==> flow/design.v <==
module CNNver1 (
	output CNNver1_MISO,
	input CNNver1_SPICLOCK_50,
	input CNNver1_SS_N,
	input CNNver1_MOSI
);
parameter DATAWIDTH_BUS = 8;
wire SPI_2_CNN_Start_routing_cwire;
wire [DATAWIDTH_BUS-1:0]  SPI_2_row00_DataOutBUS_routing_cwire;
wire [DATAWIDTH_BUS-1:0]  SPI_2_row01_DataOutBUS_routing_cwire;
wire [DATAWIDTH_BUS-1:0]  SPI_2_row02_DataOutBUS_routing_cwire;
wire [DATAWIDTH_BUS-1:0]  SPI_2_row03_DataOutBUS_routing_cwire;
wire [DATAWIDTH_BUS-1:0]  SPI_2_row04_DataOutBUS_routing_cwire;
wire [DATAWIDTH_BUS-1:0]  SPI_2_row05_DataOutBUS_routing_cwire;
wire [DATAWIDTH_BUS-1:0]  SPI_2_row06_DataOutBUS_routing_cwire;
wire [DATAWIDTH_BUS-1:0]  SPI_2_row07_DataOutBUS_routing_cwire;
wire [DATAWIDTH_BUS-1:0]	Register_u0_DataOutBUS_routing_cwire;
wire [DATAWIDTH_BUS-1:0]	Register_u1_DataOutBUS_routing_cwire;
wire [DATAWIDTH_BUS-1:0]	Register_u2_DataOutBUS_routing_cwire;
wire [DATAWIDTH_BUS-1:0]	Register_u3_DataOutBUS_routing_cwire;
wire [DATAWIDTH_BUS-1:0]	Register_u4_DataOutBUS_routing_cwire;
wire [DATAWIDTH_BUS-1:0]	Register_u5_DataOutBUS_routing_cwire;
wire [DATAWIDTH_BUS-1:0]	Register_u6_DataOutBUS_routing_cwire;
wire [DATAWIDTH_BUS-1:0]	Register_u7_DataOutBUS_routing_cwire;
wire Register_u0_Load_InLow_routing_cwire;
wire Register_u1_Load_InLow_routing_cwire;
wire Register_u2_Load_InLow_routing_cwire;
wire Register_u3_Load_InLow_routing_cwire;
wire Register_u4_Load_InLow_routing_cwire;
wire Register_u5_Load_InLow_routing_cwire;
wire Register_u6_Load_InLow_routing_cwire;
wire Register_u7_Load_InLow_routing_cwire;
wire CNNver1_Reset_InHigh = 1'b0;
spi_cnn_slave_8 #(.DATAWIDTH_BUS(DATAWIDTH_BUS)) spi_cnn_slave_8_u0 (
	.i_SPI_Clk(CNNver1_SPICLOCK_50),
	.i_SPI_CS_n(CNNver1_SS_N),
	.i_SPI_MOSI(CNNver1_MOSI),
	.o_SPI_MISO(CNNver1_MISO),
	.o_start_cnn(SPI_2_CNN_Start_routing_cwire),
	.o_row00 (SPI_2_row00_DataOutBUS_routing_cwire),
	.o_row01 (SPI_2_row01_DataOutBUS_routing_cwire),
	.o_row02 (SPI_2_row02_DataOutBUS_routing_cwire),
	.o_row03 (SPI_2_row03_DataOutBUS_routing_cwire),
	.o_row04 (SPI_2_row04_DataOutBUS_routing_cwire),
	.o_row05 (SPI_2_row05_DataOutBUS_routing_cwire),
	.o_row06 (SPI_2_row06_DataOutBUS_routing_cwire),
	.o_row07 (SPI_2_row07_DataOutBUS_routing_cwire),
	.o_load00 (Register_u0_Load_InLow_routing_cwire),
	.o_load01 (Register_u1_Load_InLow_routing_cwire),
	.o_load02 (Register_u2_Load_InLow_routing_cwire),
	.o_load03 (Register_u3_Load_InLow_routing_cwire),
	.o_load04 (Register_u4_Load_InLow_routing_cwire),
	.o_load05 (Register_u5_Load_InLow_routing_cwire),
	.o_load06 (Register_u6_Load_InLow_routing_cwire),
	.o_load07 (Register_u7_Load_InLow_routing_cwire)
);
Register #(.DATAWIDTH_BUS(DATAWIDTH_BUS)) register_u0 (
	.Register_DataInBUS(SPI_2_row00_DataOutBUS_routing_cwire),
	.Register_CLOCK (CNNver1_SPICLOCK_50),
	.Register_Reset_InHigh (CNNver1_Reset_InHigh),
	.Register_Load_InLow (Register_u0_Load_InLow_routing_cwire),
	.Register_DataOutBUS (Register_u0_DataOutBUS_routing_cwire)
);
Register #(.DATAWIDTH_BUS(DATAWIDTH_BUS)) register_u1 (
	.Register_DataInBUS(SPI_2_row01_DataOutBUS_routing_cwire),
	.Register_CLOCK (CNNver1_SPICLOCK_50),
	.Register_Reset_InHigh (CNNver1_Reset_InHigh),
	.Register_Load_InLow (Register_u1_Load_InLow_routing_cwire),
	.Register_DataOutBUS (Register_u1_DataOutBUS_routing_cwire)
);
Register #(.DATAWIDTH_BUS(DATAWIDTH_BUS)) register_u2 (
	.Register_DataInBUS(SPI_2_row02_DataOutBUS_routing_cwire),
	.Register_CLOCK (CNNver1_SPICLOCK_50),
	.Register_Reset_InHigh (CNNver1_Reset_InHigh),
	.Register_Load_InLow (Register_u2_Load_InLow_routing_cwire),
	.Register_DataOutBUS (Register_u2_DataOutBUS_routing_cwire)
);
Register #(.DATAWIDTH_BUS(DATAWIDTH_BUS)) register_u3 (
	.Register_DataInBUS(SPI_2_row03_DataOutBUS_routing_cwire),
	.Register_CLOCK (CNNver1_SPICLOCK_50),
	.Register_Reset_InHigh (CNNver1_Reset_InHigh),
	.Register_Load_InLow (Register_u3_Load_InLow_routing_cwire),
	.Register_DataOutBUS (Register_u3_DataOutBUS_routing_cwire)
);
Register #(.DATAWIDTH_BUS(DATAWIDTH_BUS)) register_u4 (
	.Register_DataInBUS(SPI_2_row04_DataOutBUS_routing_cwire),
	.Register_CLOCK (CNNver1_SPICLOCK_50),
	.Register_Reset_InHigh (CNNver1_Reset_InHigh),
	.Register_Load_InLow (Register_u4_Load_InLow_routing_cwire),
	.Register_DataOutBUS (Register_u4_DataOutBUS_routing_cwire)
);
Register #(.DATAWIDTH_BUS(DATAWIDTH_BUS)) register_u5 (
	.Register_DataInBUS(SPI_2_row05_DataOutBUS_routing_cwire),
	.Register_CLOCK (CNNver1_SPICLOCK_50),
	.Register_Reset_InHigh (CNNver1_Reset_InHigh),
	.Register_Load_InLow (Register_u5_Load_InLow_routing_cwire),
	.Register_DataOutBUS (Register_u5_DataOutBUS_routing_cwire)
);
Register #(.DATAWIDTH_BUS(DATAWIDTH_BUS)) register_u6 (
	.Register_DataInBUS(SPI_2_row06_DataOutBUS_routing_cwire),
	.Register_CLOCK (CNNver1_SPICLOCK_50),
	.Register_Reset_InHigh (CNNver1_Reset_InHigh),
	.Register_Load_InLow (Register_u6_Load_InLow_routing_cwire),
	.Register_DataOutBUS (Register_u6_DataOutBUS_routing_cwire)
);
Register #(.DATAWIDTH_BUS(DATAWIDTH_BUS)) register_u7 (
	.Register_DataInBUS(SPI_2_row07_DataOutBUS_routing_cwire),
	.Register_CLOCK (CNNver1_SPICLOCK_50),
	.Register_Reset_InHigh (CNNver1_Reset_InHigh),
	.Register_Load_InLow (Register_u7_Load_InLow_routing_cwire),
	.Register_DataOutBUS (Register_u7_DataOutBUS_routing_cwire)
);
endmodule
module Register #(parameter DATAWIDTH_BUS = 8)(
    input  wire [DATAWIDTH_BUS-1:0] Register_DataInBUS,  
    input  wire Register_CLOCK,
    input  wire Register_Reset_InHigh,
    input  wire Register_Load_InLow,
    output wire [DATAWIDTH_BUS-1:0] Register_DataOutBUS  
);
    reg [DATAWIDTH_BUS-1:0] Datos;
    always @(posedge Register_CLOCK) begin
         if (Register_Reset_InHigh == 1'b1) begin
              Datos <= {DATAWIDTH_BUS{1'b0}};
         end  
         else if (Register_Load_InLow == 1'b0) begin
              Datos <= Register_DataInBUS;
         end
    end
    assign Register_DataOutBUS = Datos;
endmodule
module SC_STATEMACHINE_IMAGE_LOADER (
    output reg o_load00, output reg o_load01,
    output reg o_load02, output reg o_load03,
    output reg o_load04, output reg o_load05,
    output reg o_load06, output reg o_load07,
    input i_CLOCK,
    input i_RESET,
    input [1:0] i_CMD,
    input [6:0] i_DATA_COUNT,
    input [3:0] i_ROW
);
localparam STATE_IDLE      = 0;
localparam STATE_LOAD_ROW  = 1;
localparam STATE_WAIT_NEXT = 2;
reg [2:0] STATE_Register;
reg [2:0] STATE_Signal;
always @(*) begin
    case (STATE_Register)
        STATE_IDLE: 
            if (i_CMD == 2'b00 && i_DATA_COUNT == 7) STATE_Signal = STATE_LOAD_ROW;
            else STATE_Signal = STATE_IDLE;
        STATE_LOAD_ROW: 
            STATE_Signal = STATE_WAIT_NEXT;
        STATE_WAIT_NEXT:
            if (i_DATA_COUNT == 0) STATE_Signal = STATE_IDLE;
            else STATE_Signal = STATE_WAIT_NEXT;
        default: STATE_Signal = STATE_IDLE;
    endcase
end
always @(posedge i_CLOCK or posedge i_RESET) begin
    if (i_RESET == 1'b1)
        STATE_Register <= STATE_IDLE;
    else
        STATE_Register <= STATE_Signal;
end
always @(*) begin
    o_load00 = 1'b1; o_load01 = 1'b1; o_load02 = 1'b1; o_load03 = 1'b1;
    o_load04 = 1'b1; o_load05 = 1'b1; o_load06 = 1'b1; o_load07 = 1'b1;
    case (STATE_Register)
        STATE_LOAD_ROW: begin
            case (i_ROW)
                4'd0: o_load00 = 1'b0;  
                4'd1: o_load01 = 1'b0;
                4'd2: o_load02 = 1'b0;
                4'd3: o_load03 = 1'b0;
                4'd4: o_load04 = 1'b0;
                4'd5: o_load05 = 1'b0;
                4'd6: o_load06 = 1'b0;
                4'd7: o_load07 = 1'b0;
					 default: ;
            endcase
        end
        default: ;  
    endcase
end
endmodule
module spi_cnn_slave_8 #(parameter DATAWIDTH_BUS = 8)(
    input  wire i_SPI_Clk,
    input  wire i_SPI_CS_n,
    input  wire i_SPI_MOSI,
    output wire o_SPI_MISO,
    output reg  o_start_cnn,
    output wire [7:0] o_row00, output wire [7:0] o_row01,
    output wire [7:0] o_row02, output wire [7:0] o_row03,
    output wire [7:0] o_row04, output wire [7:0] o_row05,
    output wire [7:0] o_row06, output wire [7:0] o_row07,
    output wire o_load00, output wire o_load01,
    output wire o_load02, output wire o_load03,
    output wire o_load04, output wire o_load05,
    output wire o_load06, output wire o_load07
);
    reg [7:0] image_mem [0:7];
    reg [7:0] weight_mem [0:7]; 
    assign o_row00 = image_mem[0];  assign o_row01 = image_mem[1];
    assign o_row02 = image_mem[2];  assign o_row03 = image_mem[3];
    assign o_row04 = image_mem[4];  assign o_row05 = image_mem[5];
    assign o_row06 = image_mem[6];  assign o_row07 = image_mem[7];
    reg [1:0] cmd;
    reg [6:0] bit_count;  
    reg [6:0] data_count; 
    reg [3:0] row;        
    reg [7:0] image_shift;
    reg [7:0] weight_shift;
    reg [6:0] weight_count;
    reg [3:0] result = 4'd7;
    reg [2:0] miso_count;
    reg       miso_active;
    SC_STATEMACHINE_IMAGE_LOADER loader_image_sm (
        .i_CLOCK(i_SPI_Clk),
        .i_RESET(i_SPI_CS_n),  
        .i_CMD(cmd),
        .i_DATA_COUNT(data_count),
        .i_ROW(row),
        .o_load00(o_load00), .o_load01(o_load01),
        .o_load02(o_load02), .o_load03(o_load03),
        .o_load04(o_load04), .o_load05(o_load05),
        .o_load06(o_load06), .o_load07(o_load07)
    );
    assign o_SPI_MISO = (miso_active) ? result[3 - miso_count] : 1'bZ;
    always @(posedge i_SPI_Clk or posedge i_SPI_CS_n) begin
        if (i_SPI_CS_n) begin
            bit_count    <= 0;
            data_count   <= 0;
            row          <= 0;
            weight_count <= 0;
            miso_count   <= 0;
            miso_active  <= 0;
            o_start_cnn  <= 0;
            cmd          <= 2'b00;
        end
        else begin
            bit_count <= bit_count + 7'd1;
            if (bit_count < 2) begin
                cmd[1 - bit_count] <= i_SPI_MOSI;
                data_count <= 0;
            end
            else begin
                data_count <= data_count + 7'd1;
                if (cmd == 2'b00) begin
                    image_shift <= {image_shift[6:0], i_SPI_MOSI};
                    if (data_count == 7) begin
                        image_mem[row] <= {image_shift[6:0], i_SPI_MOSI};
                        row <= row + 4'd1;
                        data_count <= 0; 
                    end
                end
                else if (cmd == 2'b01) begin
                    weight_shift <= {weight_shift[6:0], i_SPI_MOSI};
                    if (data_count == 7) begin
                        weight_mem[weight_count] <= {weight_shift[6:0], i_SPI_MOSI};
                        weight_count <= weight_count + 7'd1;
                        data_count <= 0;
                    end
                end
                else if (cmd == 2'b10) begin
                    o_start_cnn <= 1;
                end
                else if (cmd == 2'b11) begin
                    miso_active <= 1;
                    if (miso_count < 4)
                        miso_count <= miso_count + 3'd1;
                end
            end
        end
    end
endmodule
; From RTL to reports: CNNver1
; What the tools print for CNNver1, step after step.
; Lines are those of the file above, counted from 1.
; Operators: Yosys type, input widths -> output width; for muxes data width and select width s.
; Cell names lack the library's common part.
; Not given: -
[design]
top_module = CNNver1
clk_port = CNNver1_SPICLOCK_50
lib = sky130hd
pvt_corner = tt_025C_1v80

; Word-level counts
; Counts by Yosys on the flattened word-level netlist (proc, flatten, opt, wreduce). Print and check cells are left out. Cells with the same type and inputs are merged into one.
[classes]
n_addsub = 5
compare = 2
n_eq = 3
n_shift = 3
muxes = 1
logic = 7
reduce_logical = 3
[ops]
columns = op, n
row1 = $shift 1x33->2, 1
row2 = $shift 1x33->2 const A, 1
row3 = $neg 32->33, 1
row4 = $shiftx 4x32->1 const A, 1
row5 = $sub 1x7->8 const A, 1
row6 = $add 7x1->7 const B, 1
row7 = $lt 7x2->1 const B, 1
row8 = $reduce_and 6->1, 1
row9 = $reduce_and 5->1, 1
row10 = $not 1->1, 4
row11 = $eq 2x2->1 const B, 2
row12 = $sub 2x3->4 const A, 1
row13 = $add 3x1->3 const B, 1
row14 = $lt 3x3->1 const B, 1
row15 = $eq 2x1->1 const B, 1
row16 = $and 2x2->2, 1
row17 = $or 2x2->2, 1
row18 = $not 2->2, 1
row19 = $logic_not 2->1, 1
row20 = $mux 1, 1
[word_totals]
register_bits = 13
output_inout_bits = 1

; Longest topological paths
; Longest topological path by Yosys (ltp), each cell counted once; first at word level (registers and memories cut), then after technology mapping (sequential cells cut; the memories' decode and read muxes count).
[depth]
ltp_word = 6
ABC_AREA = 0
ltp_mapped = 14
mapped_depth_nobuf = 13

; Mapped cells and area
; Yosys stat after the flow's synthesis: flattened, memories mapped to cells. It holds for the ABC_AREA given above (unset counts as 0); a run with the other value may have another netlist.
[types]
columns = cell_type, n
row1 = dfrtp_1, 12
row2 = ha_1, 14
row3 = nand4_1, 10
row4 = nand2_1, 12
row5 = xnor2_1, 4
row6 = mux2_1, 3
row7 = nor3_4, 2
row8 = nor4b_2, 2
row9 = xor2_1, 3
row10 = nor2b_1, 4
row11 = inv_1, 6
row12 = nor2_1, 6
row13 = o211ai_1, 3
row14 = nand2b_1, 3
row15 = nand4b_1, 2
row16 = nor4b_1, 2
row17 = buf_4, 2
row18 = nand3_1, 3
; Not listed: further types 22, cells in them 27.
[synth_totals]
mapped_cells = 120
mapped_area_mm2 = 0.0011173
sequential_area_mm2 = 0.0003003
flip_flops = 12
; The figures by module come from a second, unflattened synthesis with its own total; it is not the netlist above.
[hier_totals]
cells_unflattened = 268
hier_area_mm2 = 0.0040376
; Rows give one instance, submodules left out.
[modules]
columns = module, n_inst, n_cells, mod_area_mm2, seq_area_mm2
row1 = spi_cnn_slave_8 #(DATAWIDTH_BUS=8), 1, 241, 0.0038187, 0.0027326
row2 = SC_STATEMACHINE_IMAGE_LOADER, 1, 27, 0.000219, 0.0000763
row3 = CNNver1, 1, 0, 0, 0

; Worst setup path after synthesis
; OpenSTA on the mapped netlist: ideal clock, no wires. The path of least setup slack (recovery checks aside). Input and output delay are each 20% of the period. Register names are those of the netlist, which keeps one name where synthesis merged equal registers.
[synth_path]
kind = register -> register
startpoint = register spi_cnn_slave_8_u0.bit_count[1]
endpoint = register spi_cnn_slave_8_u0.cmd[1]
tclk_ps = 2740
arrival_time_ps = 2773
required_ps = 2613
path_slack_ps = -161
delay_ps = 2900
stages = 15
n_path_buf = 1
synth_period_reached_ps = 2901
; "delay_ps" is the arrival time less input delay plus setup time.
; "stages" counts driving pins, that of a launching flip-flop among them; a cell with two outputs on the path counts twice.
; "synth_period_reached_ps" is the clock period less the worst setup slack; recovery checks do not enter. This is arithmetic on one report: input and output delays are still those of the set period (20% each).
; Between the ends stands the longest chain of elaborated cells between them, by number of cells; it is not shown to be the way that was timed. Of several equally long chains one is given.
; A line is the first line of the expression or statement that the cell stems from. Yosys adds cells for indexed reads and writes and turns some case tables into memories.
; Where a signal picks the word or bit written, the line may be left out of the assigning lines.
[synth_between]
path_cell_list = dfrtp_1 inv_1 ha_1 nor2b_1 buf_2 nand2_1 inv_2 nand2_1 ha_1 nor4b_1 nand4_1 nand4bb_1 o22ai_2 nand4_1 mux2_1
elab_chain_len = 6
[synth_rtl]
columns = item, line
row1 = from (decl), 210  ; reg [6:0] bit_count;
row2 = from (assign), 233  ; bit_count    <= 0;
row3 = from (assign), 243  ; bit_count <= bit_count + 7'd1;
row4 = $sub 1x7->8, 245  ; cmd[1 - bit_count] <= i_SPI_MOSI;
row5 = $neg 32->33, 245
row6 = $shift 1x33->2, 245
row7 = $not 2->2, 245
row8 = $and 2x2->2, 245
row9 = $or 2x2->2, 245
row10 = to (assign), 240  ; cmd          <= 2'b00;
row11 = to (decl), 209  ; reg [1:0] cmd;

; Timing after layout
; From the final timing report of run 1: the path of least setup slack in the routed layout; clock arrival at registers is part of the times.
; The report prints the path's times to 10 ps; the period is as set.
[layout_path]
kind = register -> register
startpoint = register spi_cnn_slave_8_u0.bit_count[1]
endpoint = register spi_cnn_slave_8_u0.cmd[0]
tclk_ps = 4100
arrival_time_ps = 3360
required_ps = 4260
path_slack_ps = 900
stages = 15
n_path_buf = 1
; Between the ends stands the longest chain of elaborated cells between them, by number of cells; it is not shown to be the way that was timed. Of several equally long chains one is given.
; Where a signal picks the word or bit written, the line may be left out of the assigning lines.
[layout_between]
path_cell_list = dfrtp_2 inv_1 ha_2 nor2b_1 buf_4 nand2_1 clkinv_4 nand2_1 ha_1 nor4b_1 nand4_1 nand4bb_1 o22ai_2 nand4_1 mux2_1
elab_chain_len = 6
[layout_rtl]
columns = item, line
row1 = from (decl), 210  ; reg [6:0] bit_count;
row2 = from (assign), 233  ; bit_count    <= 0;
row3 = from (assign), 243  ; bit_count <= bit_count + 7'd1;
row4 = $sub 1x7->8, 245  ; cmd[1 - bit_count] <= i_SPI_MOSI;
row5 = $neg 32->33, 245
row6 = $shift 1x33->2, 245
row7 = $not 2->2, 245
row8 = $and 2x2->2, 245
row9 = $or 2x2->2, 245
row10 = to (assign), 240  ; cmd          <= 2'b00;
row11 = to (decl), 209  ; reg [1:0] cmd;

Stored flow runs of CNNver1 (2 of them; Yosys, OpenROAD, sky130hd). They differ in their settings and are not a sequence. Constraints: input delay and output delay 20% of the set period each, output load 0.01 pF.
By "timing.achieved_period_ps" is meant the clock period of the run minus its worst setup slack. This is arithmetic on one report: input and output delays are still those of the set period (20% each).
"timing.worst_path_ps" means the part of the period allowed to the worst setup path (the constraints hold back 20% at inputs and 20% at outputs) less its slack; where the path has registers, the arrival times of their clocks count too.
By "power_mw" is meant OpenSTA's value without simulated activity: inputs other than the clock are taken to toggle once in ten clock periods, and the tool carries that through the logic.
"timing.worst_path_ps" is given in steps of 10 ps.

# run 1
==> flow/run.sh <==
#!/bin/bash
# the make line also repeats the synthesis and layout settings of config.mk as NAME=value (left out here)
make -C /OpenROAD-flow-scripts/flow DESIGN_CONFIG=/design/flow/config.mk WORK_HOME=/design/flow/orfs CLKGATE_MAP_FILE= finish
==> flow/config.mk <==
export PLATFORM = sky130hd
export DESIGN_NAME = CNNver1
export DESIGN_NICKNAME = CNNver1
export VERILOG_FILES = /design/flow/design.v
export SDC_FILE = /design/flow/constraint.sdc
export NUM_CORES = 4
export LEC_CHECK = 0
export CAP_MARGIN = 20
export CORE_MARGIN = 10
export CORE_UTILIZATION = 53
export CTS_CLUSTER_SIZE = 71
export MAX_ROUTING_LAYER = met5
export MIN_ROUTING_LAYER = met1
export PLACE_DENSITY_LB_ADDON = 0.25
export SETUP_SLACK_MARGIN = 0.6
export SLEW_MARGIN = 40
==> flow/constraint.sdc <==
create_clock -name core_clock -period 4.1 [get_ports {CNNver1_SPICLOCK_50}]
set_input_delay 0.8200 -clock core_clock [delete_from_list [all_inputs] [get_ports {CNNver1_SPICLOCK_50}]]
set_output_delay 0.8200 -clock core_clock [all_outputs]
set_load 0.01 [all_outputs]

==> run 1: results <==
timing.achieved_period_ps=3196
util_frac=0.605
timing.worst_path_ps=3200
worst_path_kind="register -> register"
yosys.chip_area_mm2=0.0011173
final_stdcell_area_mm2=0.0011987
total_die_area_mm2=0.0043448
total_negative_slack_ps=0
power_mw=0.2792
setup_worst_slack_ps=904

# run 2
==> flow/run.sh <==
#!/bin/bash
# the make line also repeats the synthesis and layout settings of config.mk as NAME=value (left out here)
make -C /OpenROAD-flow-scripts/flow DESIGN_CONFIG=/design/flow/config.mk WORK_HOME=/design/flow/orfs CLKGATE_MAP_FILE= finish
==> flow/config.mk <==
export PLATFORM = sky130hd
export DESIGN_NAME = CNNver1
export DESIGN_NICKNAME = CNNver1
export VERILOG_FILES = /design/flow/design.v
export SDC_FILE = /design/flow/constraint.sdc
export NUM_CORES = 4
export LEC_CHECK = 0
export CAP_MARGIN = 20
export CORE_MARGIN = 2
export CORE_UTILIZATION = 40
export SLEW_MARGIN = 20
==> flow/constraint.sdc <==
create_clock -name core_clock -period 2.33 [get_ports {CNNver1_SPICLOCK_50}]
set_input_delay 0.4660 -clock core_clock [delete_from_list [all_inputs] [get_ports {CNNver1_SPICLOCK_50}]]
set_output_delay 0.4660 -clock core_clock [all_outputs]
set_load 0.01 [all_outputs]

==> run 2: results <==
timing.achieved_period_ps=2772
util_frac=0.577
timing.worst_path_ps=2770
worst_path_kind="register -> register"
yosys.chip_area_mm2=0.0011173
final_stdcell_area_mm2=0.0015628
total_die_area_mm2=0.0032319
total_negative_slack_ps=-853
power_mw=0.4893
setup_worst_slack_ps=-442
