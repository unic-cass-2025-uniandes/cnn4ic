==> flow/design.v <==
module add_int12_int20_to_int20 (
    input  wire signed [11:0] in12,  
    input  wire signed [19:0] in20,   
    output wire signed [19:0] out20   
);
    wire signed [19:0] in12_ext;
    assign in12_ext = {{8{in12[11]}}, in12};
    assign out20 = in20 + in12_ext;
endmodule
`timescale 1ns/1ps
module classifier_mac_argmax_modular #(
    parameter int CLASS_BITS = 3
)(
    input  wire               clk,
    input  wire               rst_n,
    input  wire signed [3:0]  x_int4,
    input  wire signed [7:0]  w_int8,
    input  wire               new_feat,    
    input  wire               new_class,   
    input  wire [CLASS_BITS-1:0] class_id,
    output wire signed [19:0] acc20,
    output wire signed [19:0] max_score,
    output wire [CLASS_BITS-1:0] max_class
);
    wire signed [11:0] prod12;
    wire signed [19:0] acc_fb;
    wire signed [19:0] sum20;
    wire signed [19:0] max_score_q;
    wire               gt;
    wire               update_max;
    mul_int4_int8_to_int12 u_mul (
        .a (x_int4),
        .b (w_int8),
        .y (prod12)
    );
    add_int12_int20_to_int20 u_add (
        .in12 (prod12),
        .in20 (acc_fb),
        .out20(sum20)
    );
    reg_int20_clr_load u_acc (
        .clk  (clk),
        .rst_n(rst_n),
        .clr  (new_class),   
        .load (new_feat & ~new_class),
        .d    (sum20),
        .q    (acc_fb)
    );
    assign acc20 = acc_fb;
    cmp_gt_int20 u_cmp (
        .a  (acc_fb),
        .b  (max_score_q),
        .gt (gt)
    );
    assign update_max = new_class & gt;
    reg_int20_clr_load u_max_score (
        .clk  (clk),
        .rst_n(rst_n),
        .clr  (1'b0),         
        .load (update_max),
        .d    (acc_fb),
        .q    (max_score_q)
    );
    assign max_score = max_score_q;
    reg_intN_clr_load #(
        .N(CLASS_BITS)
    ) u_max_class (
        .clk  (clk),
        .rst_n(rst_n),
        .clr  (1'b0),          
        .load (update_max),
        .d    (class_id),
        .q    (max_class)
    );
endmodule
module cmp_gt_int20 (
    input  wire signed [19:0] a,
    input  wire signed [19:0] b,
    output wire               gt
);
    assign gt = (a > b);
endmodule
module mul_int4_int8_to_int12 (
    input  wire signed [3:0]  a,    
    input  wire signed [7:0]  b,    
    output wire signed [11:0] y     
);
    assign y = a * b;
endmodule
module reg_int20_clr_load (
    input  wire               clk,
    input  wire               rst_n,    
    input  wire               clr,      
    input  wire               load,     
    input  wire signed [19:0] d,
    output reg  signed [19:0] q
);
    always @(posedge clk or negedge rst_n) begin
        if (!rst_n)
            q <= '0;
        else if (clr)
            q <= '0;
        else if (load)
            q <= d;
    end
endmodule
module reg_intN_clr_load #(
    parameter N = 3
)(
    input  wire           clk,
    input  wire           rst_n,
    input  wire           clr,
    input  wire           load,
    input  wire [N-1:0]   d,
    output reg  [N-1:0]   q
);
    always @(posedge clk or negedge rst_n) begin
        if (!rst_n) q <= '0;
        else if (clr) q <= '0;
        else if (load) q <= d;
    end
endmodule
Step by step through the tools: classifier_mac_argmax_modular. The steps from the RTL of classifier_mac_argmax_modular to its reports follow in flow order. Lines are those of the file above, counted from 1. The mark -- stands for no value.

Top: classifier_mac_argmax_modular. Clock input: clk. Standard-cell library: sky130hd. Timing corner: tt_025C_1v80.

Word-level counts. Yosys after proc, flatten, opt, wreduce and memory -nomap, before mapping. Memory bits, and registers merged into a memory's read port (data or address), are not among the register bits. Print and check cells are not counted. Equal cells are merged and count once.

For add/subtract/negate cells the number is 1. For multiply operators the number is 1. For order comparisons the number is 1. Multiplexer cells: 2. The entry for bitwise gates (word level) reads 3. Under reductions and logical operators stands 1.

Operators by type and width (count): multiplier 4 x 8 -> 12 bit (1); 2-to-1 mux 20 bit (2); adder 20 x 12 -> 20 bit (1); > comparator 20 bit (1); bitwise AND 1 bit (2); nonzero test 2 bit (1); inverter 1 bit (1).

Under register bits after elaboration stands 43. The entry for bits of input ports reads 19. The figure for output and inout bits is 43. The figure for cells after elaboration is 12.

Logic depth. Longest topological path by Yosys (ltp), each cell counted once; first at word level (registers and memories cut), then after technology mapping (sequential cells cut; the memories' decode and read muxes count).

The figure for word-level depth is 4. The entry for ABC_AREA reads 0. Gate-level depth with buffers: 15. The figure for gate-level depth less buffers is 15.

After synthesis. Source: synth_stat.txt of the flow (Yosys; design flattened, memories mapped). It holds for the ABC_AREA given above (unset counts as 0); a run with the other value may have another netlist.

The figure for mapped cells is 495. Synthesis area: 4819.6 µm². The figure for flip-flop cells is 43. Buffer cells: 8.

Cells by type: sky130_fd_sc_hd__dfrtp_1 (count 43, total area 1.08E+03 µm²); sky130_fd_sc_hd__fa_1 (count 42, total area 840.806 µm²); sky130_fd_sc_hd__ha_1 (count 61, total area 763.232 µm²); sky130_fd_sc_hd__inv_1 (count 111, total area 416.65 µm²); sky130_fd_sc_hd__mux2_4 (count 20, total area 300.288 µm²); sky130_fd_sc_hd__and2_1 (count 24, total area 150.144 µm²); sky130_fd_sc_hd__a21o_1 (count 14, total area 105.101 µm²); sky130_fd_sc_hd__a21oi_1 (count 18, total area 90.086 µm²); sky130_fd_sc_hd__nor2_1 (count 24, total area 90.086 µm²); sky130_fd_sc_hd__xnor2_1 (count 10, total area 87.584 µm²); sky130_fd_sc_hd__nand2_1 (count 23, total area 86.333 µm²); sky130_fd_sc_hd__mux2i_1 (count 8, total area 80.077 µm²); sky130_fd_sc_hd__nor2b_1 (count 10, total area 62.56 µm²); sky130_fd_sc_hd__mux2_2 (count 4, total area 45.043 µm²); sky130_fd_sc_hd__o211ai_1 (count 6, total area 45.043 µm²); sky130_fd_sc_hd__o21ai_0 (count 9, total area 45.043 µm²); sky130_fd_sc_hd__buf_12 (count 2, total area 40.038 µm²); sky130_fd_sc_hd__nand4_1 (count 6, total area 37.536 µm²).

Not listed: further types 30, cells in them 60. The figures by module come from a second, unflattened synthesis with its own total; it is not the netlist above.

The figure for cell total of the unflattened synthesis is 468. For area (unflattened synthesis) the number is 4369.2 µm².

Each row is one instance without its submodules.

Modules: reg_int20_clr_load (instances 2, cells 64, area 805.8 µm²); mul_int4_int8_to_int12 (instances 1, cells 125, area 1088.5 µm²); add_int12_int20_to_int20 (instances 1, cells 132, area 1001.0 µm²); cmp_gt_int20 (instances 1, cells 71, area 531.8 µm²); reg_intN_clr_load (N=3) (instances 1, cells 9, area 116.4 µm²); classifier_mac_argmax_modular (instances 1, cells 3, area 20.0 µm²).

Worst setup path after synthesis. OpenSTA on the mapped netlist: ideal clock, no wires. The path of least setup slack (recovery checks aside). Input and output delay are each 20% of the period. Register names are those of the netlist, which keeps one name where synthesis merged equal registers.

Path kind: input to register. From: input w_int8[7]. To: register u_acc.q[18]. Under period stands 6570 ps. Under external input delay stands 1314 ps. Under library setup time stands 136 ps. Under data arrival time stands 5172 ps. The figure for path slack is 1261 ps. The entry for delay of the path reads 3994 ps. Under stages stands 14. Path buffers: 0. Synthesis period reached: 5309 ps.

"delay of the path" = arrival - input delay + setup time. "stages" counts driving pins, that of a launching flip-flop among them; a cell with two outputs on the path counts twice. "synthesis period reached" is the clock period less the worst setup slack; recovery checks do not enter. This is arithmetic on one report: input and output delays are still those of the set period (20% each). Between the ends stands the longest chain of elaborated cells between them, by number of cells; it is not shown to be the way that was timed. Of several equally long chains one is given. Each line given opens the expression or statement behind the cell; cells for indexed reads and writes are added by Yosys, which also makes memories of some case tables. At most two assigning lines are given for a register; there are more.

Cell sequence: sky130_fd_sc_hd__mux2_2 -> sky130_fd_sc_hd__ha_1 -> sky130_fd_sc_hd__inv_1 -> sky130_fd_sc_hd__fa_1 -> sky130_fd_sc_hd__fa_1 -> sky130_fd_sc_hd__inv_1 -> sky130_fd_sc_hd__ha_1 -> sky130_fd_sc_hd__and2_1 -> sky130_fd_sc_hd__and4_1 -> sky130_fd_sc_hd__a31oi_1 -> sky130_fd_sc_hd__and3_1 -> sky130_fd_sc_hd__o21a_1 -> sky130_fd_sc_hd__o21ai_0 -> sky130_fd_sc_hd__or3b_2. Under length of the longest elaborated chain stands 4. Under elaborated cells between the ends (all ways) stands 4. The entry for RTL lines with such cells reads 4. Those cells by class: 1 x add/sub; 1 x mul; 2 x mux.

RTL lines, path post-synthesis: start, declared (RTL line 17) `input  wire signed [7:0]  w_int8,`; multiplier 4 x 8 -> 12 bit (RTL line 88) `assign y = a * b;`; adder 20 x 12 -> 20 bit (RTL line 8) `assign out20 = in20 + in12_ext;`; 2-to-1 mux 20 bit (RTL line 103) `else if (load)`; 2-to-1 mux 20 bit (RTL line 101) `else if (clr)`; end, assigned (RTL line 100) `q <= '0;`; end, assigned (RTL line 104) `q <= d;`; end, declared (RTL line 96) `output reg  signed [19:0] q`.

Path in the finished layout. Path of least setup slack in the final report of run 1 (OpenROAD, finished layout, wires in). Where an end is a register, its clock arrival counts in the times. The path's times are printed in steps of 10 ps; the period is the one set.

Path kind: input to register. From: input x_int4[3]. To: register u_acc.q[18]. Under period stands 6710 ps. Under external input delay stands 1340 ps. Under library setup time stands 120 ps. Under data arrival time stands 5420 ps. The figure for path slack is 1460 ps. Under stages stands 15. Path buffers: 1.

Between the ends stands the longest chain of elaborated cells between them, by number of cells; it is not shown to be the way that was timed. Of several equally long chains one is given. At most two assigning lines are given for a register; there are more.

Cell sequence: sky130_fd_sc_hd__clkdlybuf4s15_1 -> sky130_fd_sc_hd__nor2b_2 -> sky130_fd_sc_hd__fa_1 -> sky130_fd_sc_hd__fa_1 -> sky130_fd_sc_hd__inv_1 -> sky130_fd_sc_hd__fa_1 -> sky130_fd_sc_hd__inv_1 -> sky130_fd_sc_hd__ha_1 -> sky130_fd_sc_hd__and2_2 -> sky130_fd_sc_hd__and4_1 -> sky130_fd_sc_hd__a31oi_1 -> sky130_fd_sc_hd__and3_4 -> sky130_fd_sc_hd__o21a_1 -> sky130_fd_sc_hd__nor3_1 -> sky130_fd_sc_hd__or3b_2. Under length of the longest elaborated chain stands 4. Under elaborated cells between the ends (all ways) stands 4. The entry for RTL lines with such cells reads 4. Those cells by class: 1 x add/sub; 1 x mul; 2 x mux.

RTL lines, path post-layout: start, declared (RTL line 16) `input  wire signed [3:0]  x_int4,`; multiplier 4 x 8 -> 12 bit (RTL line 88) `assign y = a * b;`; adder 20 x 12 -> 20 bit (RTL line 8) `assign out20 = in20 + in12_ext;`; 2-to-1 mux 20 bit (RTL line 103) `else if (load)`; 2-to-1 mux 20 bit (RTL line 101) `else if (clr)`; end, assigned (RTL line 100) `q <= '0;`; end, assigned (RTL line 104) `q <= d;`; end, declared (RTL line 96) `output reg  signed [19:0] q`.

FLOW RESULTS
============

Settings and measured results of 2 stored flow runs for module classifier_mac_argmax_modular (sky130hd), not sorted in any way. The constraints put input and output delay at 20% of the set period each and load the outputs with 0.01 pF. "achieved period" is the run's clock period less its worst setup slack. It is reckoned from that one timing run; input and output delays stay at 20% of the period that was set. By "time on the worst setup path" is meant the share of the clock period that the worst setup path is allowed (20% is reserved at inputs, 20% at outputs), minus its slack. Clock arrival times at its registers enter into it. "power consumption": no workload was simulated; the value follows from the tool's default switching activity. "time on the worst setup path" is known to 10 ps.

Run 1 has these settings: period_ns 6.71; CORE_UTILIZATION 70; SETUP_SLACK_MARGIN 1.33; PLACE_DENSITY_LB_ADDON 0.02; CORE_ASPECT_RATIO 0.79; CELL_PAD_IN_SITES_DETAIL_PLACEMENT 0; ABC_AREA 0; CAP_MARGIN 5; SLEW_MARGIN 25; MIN_ROUTING_LAYER met1; CORE_MARGIN 2. The netlist area reported by Yosys stands at 4,819.6 µm². The standard-cell area of the final layout comes to 5,672.9 µm². The worst hold slack in the final report reads 512 ps. The post-route utilization stands at 86.3%. For the overall die area the run shows 7,569.4 µm². The measured time on the worst setup path is 3,910 ps. Worst setup path kind: input to register. For the total negative slack on setup checks the run shows 0 ps. The smallest setup slack reads 1,462 ps. The achieved period stands at 5,248 ps. The power consumption is 2.795 mW.

Run 2 has these settings: period_ns 4.97; CORE_UTILIZATION 53; PLACE_DENSITY_LB_ADDON 0.24; CTS_CLUSTER_SIZE 39; CAP_MARGIN 5; CORE_MARGIN 2; SLEW_MARGIN 20. The netlist area reported by Yosys stands at 4,819.6 µm². The standard-cell area of the final layout comes to 6,068.3 µm². The worst hold slack in the final report reads 509 ps. The post-route utilization stands at 69.2%. For the overall die area the run shows 9,872.4 µm². The measured time on the worst setup path is 3,860 ps. Worst setup path kind: input to register. For the total negative slack on setup checks the run shows 0 ps. The smallest setup slack reads 114 ps. The achieved period stands at 4,856 ps. The power consumption is 4.108 mW.
