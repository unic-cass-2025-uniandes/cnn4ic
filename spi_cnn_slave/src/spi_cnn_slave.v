==> flow/design.v <==
`timescale 1ns/1ps
module spi_cnn_slave (
    input  wire i_SPI_Clk,
    input  wire i_SPI_CS_n,
    input  wire i_SPI_MOSI,
    output wire o_SPI_MISO,
    output reg  o_start_cnn,
    output wire [27:0] o_row00, output wire [27:0] o_row01,
    output wire [27:0] o_row02, output wire [27:0] o_row03,
    output wire [27:0] o_row04, output wire [27:0] o_row05,
    output wire [27:0] o_row06, output wire [27:0] o_row07,
    output wire [27:0] o_row08, output wire [27:0] o_row09,
    output wire [27:0] o_row10, output wire [27:0] o_row11,
    output wire [27:0] o_row12, output wire [27:0] o_row13,
    output wire [27:0] o_row14, output wire [27:0] o_row15,
    output wire [27:0] o_row16, output wire [27:0] o_row17,
    output wire [27:0] o_row18, output wire [27:0] o_row19,
    output wire [27:0] o_row20, output wire [27:0] o_row21,
    output wire [27:0] o_row22, output wire [27:0] o_row23,
    output wire [27:0] o_row24, output wire [27:0] o_row25,
    output wire [27:0] o_row26, output wire [27:0] o_row27
);
    reg [27:0] image_mem [0:27];
    reg [7:0]  weight_mem [0:10];
    assign o_row00 = image_mem[0];  assign o_row01 = image_mem[1];
    assign o_row02 = image_mem[2];  assign o_row03 = image_mem[3];
    assign o_row04 = image_mem[4];  assign o_row05 = image_mem[5];
    assign o_row06 = image_mem[6];  assign o_row07 = image_mem[7];
    assign o_row08 = image_mem[8];  assign o_row09 = image_mem[9];
    assign o_row10 = image_mem[10]; assign o_row11 = image_mem[11];
    assign o_row12 = image_mem[12]; assign o_row13 = image_mem[13];
    assign o_row14 = image_mem[14]; assign o_row15 = image_mem[15];
    assign o_row16 = image_mem[16]; assign o_row17 = image_mem[17];
    assign o_row18 = image_mem[18]; assign o_row19 = image_mem[19];
    assign o_row20 = image_mem[20]; assign o_row21 = image_mem[21];
    assign o_row22 = image_mem[22]; assign o_row23 = image_mem[23];
    assign o_row24 = image_mem[24]; assign o_row25 = image_mem[25];
    assign o_row26 = image_mem[26]; assign o_row27 = image_mem[27];
    reg [1:0]  cmd;
    reg [9:0]  bit_count; 
    reg [9:0]  data_count; 
    reg [4:0]  row;
    reg [27:0] image_shift;
    reg [7:0]  weight_shift;
    reg [13:0] weight_count;
    reg [3:0]  result = 4'd7;
    reg [2:0]  miso_count;
    reg        miso_active;
    assign o_SPI_MISO = (miso_active) ? result[3 - miso_count] : 1'bZ;
    always @(posedge i_SPI_Clk or posedge i_SPI_CS_n) begin
        if (i_SPI_CS_n) begin
            bit_count    <= 0;
            data_count   <= 0;
            row          <= 0;
            weight_count <= 0;
            miso_count   <= 0;
            miso_active  <= 0;
            o_start_cnn  <= 0;
            cmd          <= 2'b00;
        end
        else begin
            bit_count <= bit_count + 1;
            if (bit_count < 2) begin
                cmd[1 - bit_count] <= i_SPI_MOSI;
                data_count <= 0;
            end
            else begin
                data_count <= data_count + 1;
                if (cmd == 2'b00) begin
                    image_shift <= {image_shift[26:0], i_SPI_MOSI};
                    if (data_count == 27) begin
                        image_mem[row] <= {image_shift[26:0], i_SPI_MOSI};
                        row <= row + 1;
                        data_count <= 0; 
                    end
                end
                else if (cmd == 2'b01) begin
                    weight_shift <= {weight_shift[6:0], i_SPI_MOSI};
                    if (data_count == 7) begin
                        weight_mem[weight_count] <= {weight_shift[6:0], i_SPI_MOSI};
                        weight_count <= weight_count + 1;
                        data_count <= 0;
                    end
                end
                else if (cmd == 2'b10) begin
                    o_start_cnn <= 1;
                end
                else if (cmd == 2'b11) begin
                    miso_active <= 1;
                    if (miso_count < 4)
                        miso_count <= miso_count + 1;
                end
            end
        end
    end
endmodule
Tool chain data of spi_cnn_slave
What the tools print for spi_cnn_slave, step after step. Lines are those of the file above, counted from 1. Cell names lack the library's common part. Not given: --

Top module: spi_cnn_slave. Clock port: i_SPI_Clk. Cell library: sky130hd. Corner: tt_025C_1v80.

Word level
Counts by Yosys on the flattened word-level netlist (proc, flatten, opt, wreduce). Print and check cells are left out. Cells with the same type and inputs are merged into one.

The entry for output and inout port bits reads 786. Under bits of input ports stands 3. Under bits in registers stands 843. For word-level cells the number is 129.

Bitwise gates (word level): 8. For shift operators the number is 3. $add $sub $neg: 7. The figure for muxes and demuxes is 6. $lt $le $gt $ge: 2. The figure for eq/ne operators is 32. Under reductions and logical operators stands 35.

Operators by type and width (number): 5-bit AND reduction (29); 5-bit == test (second input constant) (12); 10-bit two-way mux (5); 5-bit by 4-bit == test with 1-bit output (second input constant) (8); 1-bit by 33-bit variable shift with 2-bit output (1); 1-bit by 33-bit variable shift with 2-bit output (first input constant) (1); 32-bit negator with 33-bit output (1); 10-bit by 1-bit adder with 10-bit output (second input constant) (2); 5-bit by 3-bit == test with 1-bit output (second input constant) (4); 1-bit by 10-bit subtractor with 11-bit output (first input constant) (1); 10-bit by 2-bit less-than comparator with 1-bit output (second input constant) (1); 10-bit by 3-bit == test with 1-bit output (second input constant) (1); 10-bit by 5-bit == test with 1-bit output (second input constant) (1); 5-bit by 2-bit == test with 1-bit output (second input constant) (2); 3-bit AND reduction (2); 6-bit AND reduction (1); 1-bit inverter (5); 5-bit by 1-bit adder with 5-bit output (second input constant) (1); 5-bit by 1-bit == test with 1-bit output (second input constant) (1); 5-bit zero test (1); 2-bit == test (second input constant) (2); 2-bit by 3-bit subtractor with 4-bit output (first input constant) (1); 4-bit by 4-bit indexed select with 1-bit output (first input constant) (1); 4-bit AND reduction (1); 3-bit by 1-bit adder with 3-bit output (second input constant) (1); 3-bit less-than comparator (second input constant) (1); 2-bit by 1-bit == test with 1-bit output (second input constant) (1); 2-bit bitwise AND (1).

Other operator kinds: 4; their cells: 4.

Depth
Depth = most cells in a row (Yosys ltp): at word level without a register or memory, in the mapped netlist without a sequential cell, where the memories' decode and read muxes count.

Under depth after elaboration stands 6. The figure for ABC_AREA is 1. Under gate-level depth with buffers stands 26. Mapped depth without buffers: 25.

Mapped cells and area
Source: synth_stat.txt of the flow (Yosys; design flattened, memories mapped). It holds for the ABC_AREA given above (unset counts as 0); a run with the other value may have another netlist. The area totals of this step are shown rounded.

The figure for sequential area is 25000 µm². The entry for mapped flip-flops reads 842. The entry for cells in the netlist reads 1201. For buffers the number is 6. For cell area after synthesis the number is 27000 µm².

Cell types: edfxtp_1 (number 811, area in all 2.44E+04 µm²); dfrtp_1 (number 31, area in all 775.744 µm²); nand2_1 (number 82, area in all 307.795 µm²); ha_1 (number 23, area in all 287.776 µm²); nor2_1 (number 70, area in all 262.752 µm²); inv_1 (number 49, area in all 183.926 µm²); nand3_1 (number 35, area in all 175.168 µm²); xor2_1 (number 15, area in all 131.376 µm²); nor2_4 (number 5, area in all 56.304 µm²); nand2_2 (number 8, area in all 50.048 µm²); nor3b_1 (number 6, area in all 45.043 µm²); nand4_1 (number 7, area in all 43.792 µm²); nor2_8 (number 2, area in all 40.038 µm²); nor3_1 (number 8, area in all 40.038 µm²); a21oi_1 (number 7, area in all 35.034 µm²); nor4_1 (number 5, area in all 31.28 µm²); or2_2 (number 4, area in all 25.024 µm²); nand2_4 (number 2, area in all 22.522 µm²).

Not listed: further types 17, cells in them 31.

Timing after synthesis
OpenSTA on the mapped netlist: ideal clock, no wires. The path of least setup slack (recovery checks aside). Input and output delay are each 20% of the period. Register names are those of the netlist, which keeps one name where synthesis merged equal registers.

Path type: input to register. Start point: in i_SPI_CS_n. End point: reg image_mem[12][0]. The entry for library setup time reads 0.454 ns. The entry for buffers on the path reads 0. For data arrival time the number is 3.789 ns. The entry for period reads 7.2 ns. For stages the number is 3. Setup slack: 2.957 ns. Delay of the path: 2.803 ns. The figure for input delay is 1.440 ns. The entry for required time reads 6.746 ns. The entry for launch time at the first pin reads 1.440 ns. The entry for period reached after synthesis reads 4.243 ns.

"delay of the path" = arrival - input delay + setup time. "stages": output pins that drive a net of the path, with the launching flip-flop's if there is one; two outputs of one cell count as two. "period reached after synthesis" = period - worst setup slack (recovery checks aside). The figure is calculated, with input and output delays left at 20% of the set period. Between the ends stands the longest chain of elaborated cells between them, by number of cells; it is not shown to be the way that was timed. Of several equally long chains one is given. Each line given opens the expression or statement behind the cell; cells for indexed reads and writes are added by Yosys, which also makes memories of some case tables.

Cells stage by stage: nor2_1 > inv_1 > nor3b_1. Under length of the longest elaborated chain stands 2. The figure for elaborated cells on any way between the ends is 2. The figure for source lines of those cells is 0. Those cells by class: 1 x logic; 1 x reduce/logical.

Ends and longest elaborated chain, post-synthesis: start: declaration (RTL line 4) `input  wire i_SPI_CS_n,`; 1-bit inverter; 5-bit AND reduction; end: assignment (RTL line 72) `image_mem[row] <= {image_shift[26:0], i_SPI_MOSI};`; end: declaration (RTL line 23) `reg [27:0] image_mem [0:27];`.

Timing after layout
From the final timing report of entry A: the path of least setup slack in the routed layout; clock arrival at registers is part of the times.

Path type: register to register. Start point: reg bit_count[2]. End point: reg cmd[1]. Setup slack: 1.31 ns. The entry for library setup time reads 0.10 ns. The entry for buffers on the path reads 0. For data arrival time the number is 3.70 ns. For stages the number is 24. The entry for period reads 4.49 ns. The entry for required time reads 5.01 ns. The entry for launch time at the first pin reads 0.62 ns.

Between the ends stands the longest chain of elaborated cells between them, by number of cells; it is not shown to be the way that was timed. Of several equally long chains one is given. Lines with a computed index may be missing from the assigning lines.

Cells stage by stage: dfrtp_2 > inv_2 > ha_4 > inv_2 > nand2_2 > nand2_4 > nor2_8 > nand2_4 > nor2_8 > nand3_4 > or2_2 > ha_1 > nor2_1 > nand2_1 > nor2_2 > nand2_1 > a21oi_2 > nand2_1 > a21oi_2 > nand3_2 > nor2_4 > nand3_1 > nand2_1 > inv_1. Under length of the longest elaborated chain stands 6. The figure for elaborated cells on any way between the ends is 8. The figure for source lines of those cells is 2. Those cells by class: 2 x add/sub; 1 x compare; 2 x shift; 3 x logic.

Ends and longest elaborated chain, after layout: start: declaration (RTL line 40) `reg [9:0]  bit_count;`; start: assignment (RTL line 52) `bit_count    <= 0;`; start: assignment (RTL line 62) `bit_count <= bit_count + 1;`; 1-bit by 10-bit subtractor with 11-bit output (RTL line 64) `cmd[1 - bit_count] <= i_SPI_MOSI;`; 32-bit negator with 33-bit output (RTL line 64); 1-bit by 33-bit variable shift with 2-bit output (RTL line 64); 2-bit inverter (RTL line 64); 2-bit bitwise AND (RTL line 64); 2-bit OR (RTL line 64); end: assignment (RTL line 59) `cmd          <= 2'b00;`; end: declaration (RTL line 39) `reg [1:0]  cmd;`.

FLOW RESULTS
============

Below are 2 stored runs of the flow (Yosys, OpenROAD; platform sky130hd) on spi_cnn_slave, each with its settings and what was measured, unordered. Constraints: input delay and output delay 20% of the set period each, output load 0.01 pF. "achieved period": clock period set for the run, less the worst setup slack. It is reckoned from that one timing run; input and output delays stay at 20% of the period that was set. "critical setup path time" is the time allowed to the run's worst setup path (the clock period less input and output delay, where it has them) less its slack. Clock arrival times count: a late capture clock shortens it, a late launch clock lengthens it. By "total design power" is meant OpenSTA's value without simulated activity: inputs other than the clock are taken to toggle once in ten clock periods, and the tool carries that through the logic. Values from the reports are rounded here.

Entry A has these settings: period_ns 4.49; CORE_UTILIZATION 31; SETUP_SLACK_MARGIN 1.17; PLACE_DENSITY 0.59; CORE_ASPECT_RATIO 0.57; CORE_MARGIN 6; CELL_PAD_IN_SITES_GLOBAL_PLACEMENT 0; CELL_PAD_IN_SITES_DETAIL_PLACEMENT 0; ABC_AREA 1; GPL_TIMING_DRIVEN 1; SLEW_MARGIN 15; MIN_ROUTING_LAYER met1; CAP_MARGIN 20. The area of the die comes to 95000 µm². The final utilization comes to 46%. The measured critical setup path time is 3.18 ns. Worst path kind: register to register. For the standard-cell area after routing the run shows 40000 µm². The lowest setup slack comes to 1.3 ns. The achieved period is 3.179 ns. The worst hold slack comes to 0.46 ns. The cell area after synthesis stands at 27000 µm². The total design power reads 15 mW.

Entry B has these settings: period_ns 6.28; CORE_UTILIZATION 21; SETUP_SLACK_MARGIN 0.89; CORE_ASPECT_RATIO 1.64; CTS_CLUSTER_SIZE 19; CAP_MARGIN 20; CORE_MARGIN 2; SLEW_MARGIN 20. The area of the die comes to 130000 µm². The final utilization comes to 31%. The measured critical setup path time is 4.35 ns. Worst path kind: register to register. For the standard-cell area after routing the run shows 40000 µm². The lowest setup slack comes to 1.9 ns. The achieved period is 4.351 ns. The worst hold slack comes to 0.46 ns. The cell area after synthesis stands at 27000 µm². The total design power reads 11 mW.
